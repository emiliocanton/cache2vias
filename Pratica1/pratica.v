==> flow/design.v <==
module pratica(
clk, write, read,
 tag_before, tag, index, data_in,
 hit, miss, data_out, dirty, valid, lru,
 writeBack,way);
  input clk, write, read;   
  input [2:0] tag;           
  input [1:0] index;         
  input [2:0] data_in;       
  output reg hit, miss;
  output reg way;
  output reg valid;
  output reg dirty;
  output reg writeBack;
  output reg [1:0] lru;
  output reg [2:0] tag_before;      
  output reg [2:0] data_out;   
  reg [7:0] m_cache [3:0][1:0];
  reg m_dirty [3:0][1:0];
  reg m_lru [3:0][1:0];
  reg m_valid [3:0][1:0];
  initial begin
    m_cache[0][0] = 8'b10000001;
    m_cache[0][1] = 8'bzzz00010;
    m_cache[1][0] = 8'b00001011;
    m_cache[1][1] = 8'bzzz01100;
    m_cache[2][0] = 8'b10110101;
    m_cache[2][1] = 8'b11110110;
    m_cache[3][0] = 8'bzzz11zzz;
    m_cache[3][1] = 8'bzzz11zzz; 
    m_dirty[0][0] = 1'b0;
    m_dirty[0][1] = 1'b0;
    m_dirty[1][0] = 1'b0;
    m_dirty[1][1] = 1'b0;
    m_dirty[2][0] = 1'b1;
    m_dirty[2][1] = 1'b0;
    m_dirty[3][0] = 1'bz;
    m_dirty[3][1] = 1'bz;
    m_lru[0][0] = 1'b0;
    m_lru[0][1] = 1'b0;
    m_lru[1][0] = 1'b1;
    m_lru[1][1] = 1'b0;
    m_lru[2][0] = 1'b0;
    m_lru[2][1] = 1'b1;
    m_lru[3][0] = 1'bz;
    m_lru[3][1] = 1'bz;
    m_valid[0][0] = 1'b0;
    m_valid[0][1] = 1'b0;
    m_valid[1][0] = 1'b1;
    m_valid[1][1] = 1'b0;
    m_valid[2][0] = 1'b1;
    m_valid[2][1] = 1'b1;
    m_valid[3][0] = 1'b0;
    m_valid[3][1] = 1'b0;
    hit = 1'bx;
    miss = 1'bx;
    data_out = 3'bxxx;
    dirty = 1'bx;
    valid = 1'bx;
    lru = 2'bxx; 
    writeBack = 1'b0;
    way = 1'bx; 
  end
  reg [1:0] idx_aux;
  reg [2:0] tag_aux;
  reg [2:0] datain_aux;
  reg wr_aux;
  reg writeBack_aux;  
  always @(posedge clk) begin
   idx_aux <= index;
	writeBack_aux <= 1'b0;
   if(read) begin
    wr_aux = 1'b0;
    tag_aux = tag;
   end
   else begin
    wr_aux = 1'b1;
    tag_aux = tag;
    datain_aux = data_in;
   end
  end
  always @(negedge clk) begin
   writeBack_aux = 1'b0;
   if(wr_aux == 0) begin    
    if ((m_valid[idx_aux][0]) && (tag_aux == m_cache[idx_aux][0][7:5])) begin 
     hit = 1'b1;
     miss = 1'b0;
     m_lru[idx_aux][0] = 1'b1;
     m_lru[idx_aux][1] = 1'b0;
     tag_before = tag_aux;  
     way = 1'b0;
    end
    else begin
     if((m_valid[idx_aux][1]) && (tag_aux == m_cache[idx_aux][1][7:5])) begin
      hit = 1'b1;
      miss = 1'b0;
      m_lru[idx_aux][0] = 1'b0;
      m_lru[idx_aux][1] = 1'b1;
      tag_before = tag_aux; 
      way = 1'b1;
     end
     else begin
      if(m_lru[idx_aux][0] <= m_lru[idx_aux][1]) begin
        hit = 1'b0;
        miss = 1'b1;
       m_lru[idx_aux][0] = 1'b1;
       m_lru[idx_aux][1] = 1'b0;
       tag_before = m_cache[idx_aux][0][7:5];
       m_cache[idx_aux][0][7:5] = tag_aux;
       m_valid[idx_aux][0] = 1'b1;
       way = 1'b0;
      end
      else begin
        hit = 1'b0;
        miss = 1'b1;
       m_lru[idx_aux][0] = 1'b0;
       m_lru[idx_aux][1] = 1'b1;
       tag_before = m_cache[idx_aux][1][7:5];
       m_cache[idx_aux][1][7:5] = tag_aux;
       m_valid[idx_aux][1] = 1'b1;
       way = 1'b1;
      end       
       if(m_dirty[idx_aux][way] == 1'b1) begin
			writeBack_aux = 1'b1;
			if (wr_aux == 0) begin
				m_dirty[idx_aux][way] = 1'b0;
			end
		  end
     end
    end
   end
   if(wr_aux == 1) begin 
    if ((m_valid[idx_aux][0]) && (tag_aux == m_cache[idx_aux][0][7:5])) begin 
     hit = 1'b1;
     miss = 1'b0;
     m_lru[idx_aux][0] = 1'b1;
     m_lru[idx_aux][1] = 1'b0;
     m_cache[idx_aux][0][2:0] = datain_aux;
     tag_before = tag_aux; 
     m_dirty[idx_aux][0] = 1'b1;   
     way = 1'b0;
    end
    else begin
     if((m_valid[idx_aux][1]) && (tag_aux == m_cache[idx_aux][1][7:5])) begin
      hit = 1'b1;
      miss = 1'b0;
      m_lru[idx_aux][0] = 1'b0;
      m_lru[idx_aux][1] = 1'b1;
       m_cache[idx_aux][1][2:0] = datain_aux;
       tag_before = tag_aux; 
       m_dirty[idx_aux][1] = 1'b1;
      way = 1'b1;
     end
     else begin
      if(m_lru[idx_aux][0] <= m_lru[idx_aux][1]) begin
        hit = 1'b0;
        miss = 1'b1;
       m_lru[idx_aux][0] = 1'b1;
       m_lru[idx_aux][1] = 1'b0;
       m_cache[idx_aux][0][2:0] = datain_aux;
       tag_before = m_cache[idx_aux][0][7:5];
       m_cache[idx_aux][0][7:5] = tag_aux;
       m_valid[idx_aux][0] = 1'b1;
       way = 1'b0;
      end
      else begin
        hit = 1'b0;
        miss = 1'b1;
       m_lru[idx_aux][0] = 1'b0;
       m_lru[idx_aux][1] = 1'b1;
       m_cache[idx_aux][1][2:0] = datain_aux;
       tag_before = m_cache[idx_aux][1][7:5];
       m_cache[idx_aux][1][7:5] = tag_aux;
       m_valid[idx_aux][1] = 1'b1;
       way = 1'b1;
      end       
       if(m_dirty[idx_aux][way] == 1'b1) begin
        writeBack_aux = 1'b1;
       end
       m_dirty[idx_aux][way] = 1'b1;
     end
    end
   end
   valid = m_valid[idx_aux][way];
   dirty = m_dirty[idx_aux][way];
   lru[0] = m_lru[idx_aux][1];
   lru[1] = m_lru[idx_aux][0];
   data_out = m_cache[idx_aux][way][2:0];    
   writeBack <= writeBack_aux;
  end
endmodule
* Step by step through the tools: pratica
Tool output for the design above, in the order of the flow. Line numbers count from 1 in the design file above. Operators carry their Yosys type and port widths (W data, S select, Z words). Cell names lack the library's common part. A cell with n/a has no value.
Design: top pratica, clock port clk, cell library sky130hd, library corner tt_025C_1v80

* After elaboration
Source: Yosys, flattened and elaborated. Widths are those after wreduce. Registers that Yosys merges into a memory's read port (data or address) are not register bits. Print and check cells do not count. Equal cells are merged and count once.
Bit counts: register bits after elaboration 95, input port bits 11, output and inout port bits 14, word-level cells 682
Operators by class: multiplexer cells 546, order comparisons 2, reduce/logical cells 38, equal/unequal tests 35, add/sub/neg operators 8
Operator list (count):
- $mux W3 | 115
- $mux W1 | 268
- $pmux W3 S2 | 36
- $pmux W1 S2 | 100
- $pmux W8 S8 | 3
- $reduce_or A7 Y1 | 24
- $pmux W8 S4 | 3
- $pmux W1 S8 | 9
- $eq A3 B3 Y1 const B | 16
- $mux W8 | 6
- $eq A3 B2 Y1 const B | 8
- $pmux W3 S8 | 1
- $pmux W1 S4 | 5
- $logic_not A3 Y1 | 5
- $eq A3 B1 Y1 const B | 4
- $eq A3 B3 Y1 | 4
- $reduce_or A3 Y1 | 4
- $sub A1 B1 Y2 const A | 3
- $add A3 B3 Y3 | 2
- $logic_and A1 B1 Y1 | 4
- $eq A2 B2 Y1 const B | 2
- $reduce_or A4 Y1 | 1
- $add A3 B1 Y3 const B | 1
- $add A3 B2 Y3 | 1
- $le A1 B1 Y1 | 2
- $eq A2 B1 Y1 const B | 1
- $sub A2 B2 Y2 const A | 1

* Depth
Yosys ltp: most cells in a row. Word level: on the elaborated netlist, between registers, memories and ports. Mapped: between sequential cells and ports; inverters and the memories' decode and read muxes count.
Depth: depth in word-level cells 46, ABC_AREA 0, mapped depth 15, mapped depth without buffers 11

* Mapped cells and area
The flow's flattened synthesis, as Yosys stat reports it; memories are mapped. The netlist is that of the ABC_AREA named above (0 if unset); the other value can give another one. The area totals of this step are shown rounded.
Cell types:
- dfxtp_1 | count 92, area in all 1.84E+03 µm²
- mux2_2 | count 44, area in all 495.475 µm²
- nand2_1 | count 73, area in all 274.013 µm²
- mux4_2 | count 12, area in all 270.259 µm²
- mux2i_1 | count 18, area in all 180.173 µm²
- o21ai_0 | count 25, area in all 125.12 µm²
- a21oi_1 | count 24, area in all 120.115 µm²
- nor2_1 | count 31, area in all 116.362 µm²
- edfxtp_1 | count 3, area in all 90.086 µm²
- nand2b_1 | count 14, area in all 87.584 µm²
- clkbuf_1 | count 23, area in all 86.333 µm²
- nand3_1 | count 13, area in all 65.062 µm²
- a31oi_1 | count 8, area in all 50.048 µm²
- nor2b_1 | count 8, area in all 50.048 µm²
- nor3_1 | count 9, area in all 45.043 µm²
- and3_1 | count 7, area in all 43.792 µm²
- a32o_1 | count 4, area in all 40.038 µm²
- and2_1 | count 6, area in all 37.536 µm²
Not listed: further types 48, cells in them 98.
Synthesis totals: standard cells after synthesis 512, synthesis area 0.00478 mm², flip-flop cells 95, buffer cells 37, sequential area 0.00193 mm²

Add stored flow runs of pratica

pratica through Yosys and OpenROAD on sky130hd: 2 stored runs, unordered, with their settings and measured results. The constraints put input and output delay at 20% of the set period each and load the outputs with 0.01 pF.
The measured numbers are rounded.

[flow run A] flow files
==> flow/run.sh <==
#!/bin/bash
# the make line also repeats the synthesis and layout settings of config.mk as NAME=value (left out here)
make -C /OpenROAD-flow-scripts/flow DESIGN_CONFIG=/design/flow/config.mk WORK_HOME=/design/flow/orfs CLKGATE_MAP_FILE= finish
==> flow/config.mk <==
export PLATFORM = sky130hd
export DESIGN_NAME = pratica
export DESIGN_NICKNAME = pratica
export VERILOG_FILES = /design/flow/design.v
export SDC_FILE = /design/flow/constraint.sdc
export NUM_CORES = 4
export LEC_CHECK = 0
export CAP_MARGIN = 35
export CORE_MARGIN = 2
export CORE_UTILIZATION = 22
export CTS_CLUSTER_DIAMETER = 353
export CTS_CLUSTER_SIZE = 25
export MAX_ROUTING_LAYER = met5
export MIN_ROUTING_LAYER = met2
export PLACE_DENSITY_LB_ADDON = 0.19
export SETUP_SLACK_MARGIN = 0.81
export SLEW_MARGIN = 20
export TNS_END_PERCENT = 95
==> flow/constraint.sdc <==
create_clock -name core_clock -period 10.7 [get_ports {clk}]
set_input_delay 2.1400 -clock core_clock [delete_from_list [all_inputs] [get_ports {clk}]]
set_output_delay 2.1400 -clock core_clock [all_outputs]
set_load 0.01 [all_outputs]

[flow run A] result: Yosys chip area after synthesis 0.00478 mm²; smallest hold slack 430 ps; area of the die 0.0229 mm²; worst slack on setup checks 1070 ps; standard-cell area of the final layout 0.00592 mm²; utilization 0.28

[flow run B] flow files
==> flow/run.sh <==
#!/bin/bash
# the make line also repeats the synthesis and layout settings of config.mk as NAME=value (left out here)
make -C /OpenROAD-flow-scripts/flow DESIGN_CONFIG=/design/flow/config.mk WORK_HOME=/design/flow/orfs CLKGATE_MAP_FILE= finish
==> flow/config.mk <==
export PLATFORM = sky130hd
export DESIGN_NAME = pratica
export DESIGN_NICKNAME = pratica
export VERILOG_FILES = /design/flow/design.v
export SDC_FILE = /design/flow/constraint.sdc
export NUM_CORES = 4
export LEC_CHECK = 0
export ABC_AREA = 0
export CAP_MARGIN = 5
export CORE_ASPECT_RATIO = 1.81
export CORE_MARGIN = 2
export CORE_UTILIZATION = 16
export GPL_ROUTABILITY_DRIVEN = 1
export GPL_TIMING_DRIVEN = 0
export HOLD_SLACK_MARGIN = 0.17
export MAX_ROUTING_LAYER = met4
export MIN_ROUTING_LAYER = met1
export PLACE_DENSITY_LB_ADDON = 0.2
export SETUP_SLACK_MARGIN = 0.25
export SLEW_MARGIN = 5
==> flow/constraint.sdc <==
create_clock -name core_clock -period 5.01 [get_ports {clk}]
set_input_delay 1.0020 -clock core_clock [delete_from_list [all_inputs] [get_ports {clk}]]
set_output_delay 1.0020 -clock core_clock [all_outputs]
set_load 0.01 [all_outputs]

[flow run B] result: Yosys chip area after synthesis 0.00478 mm²; smallest hold slack 432 ps; area of the die 0.0313 mm²; worst slack on setup checks -888 ps; standard-cell area of the final layout 0.00686 mm²; utilization 0.232
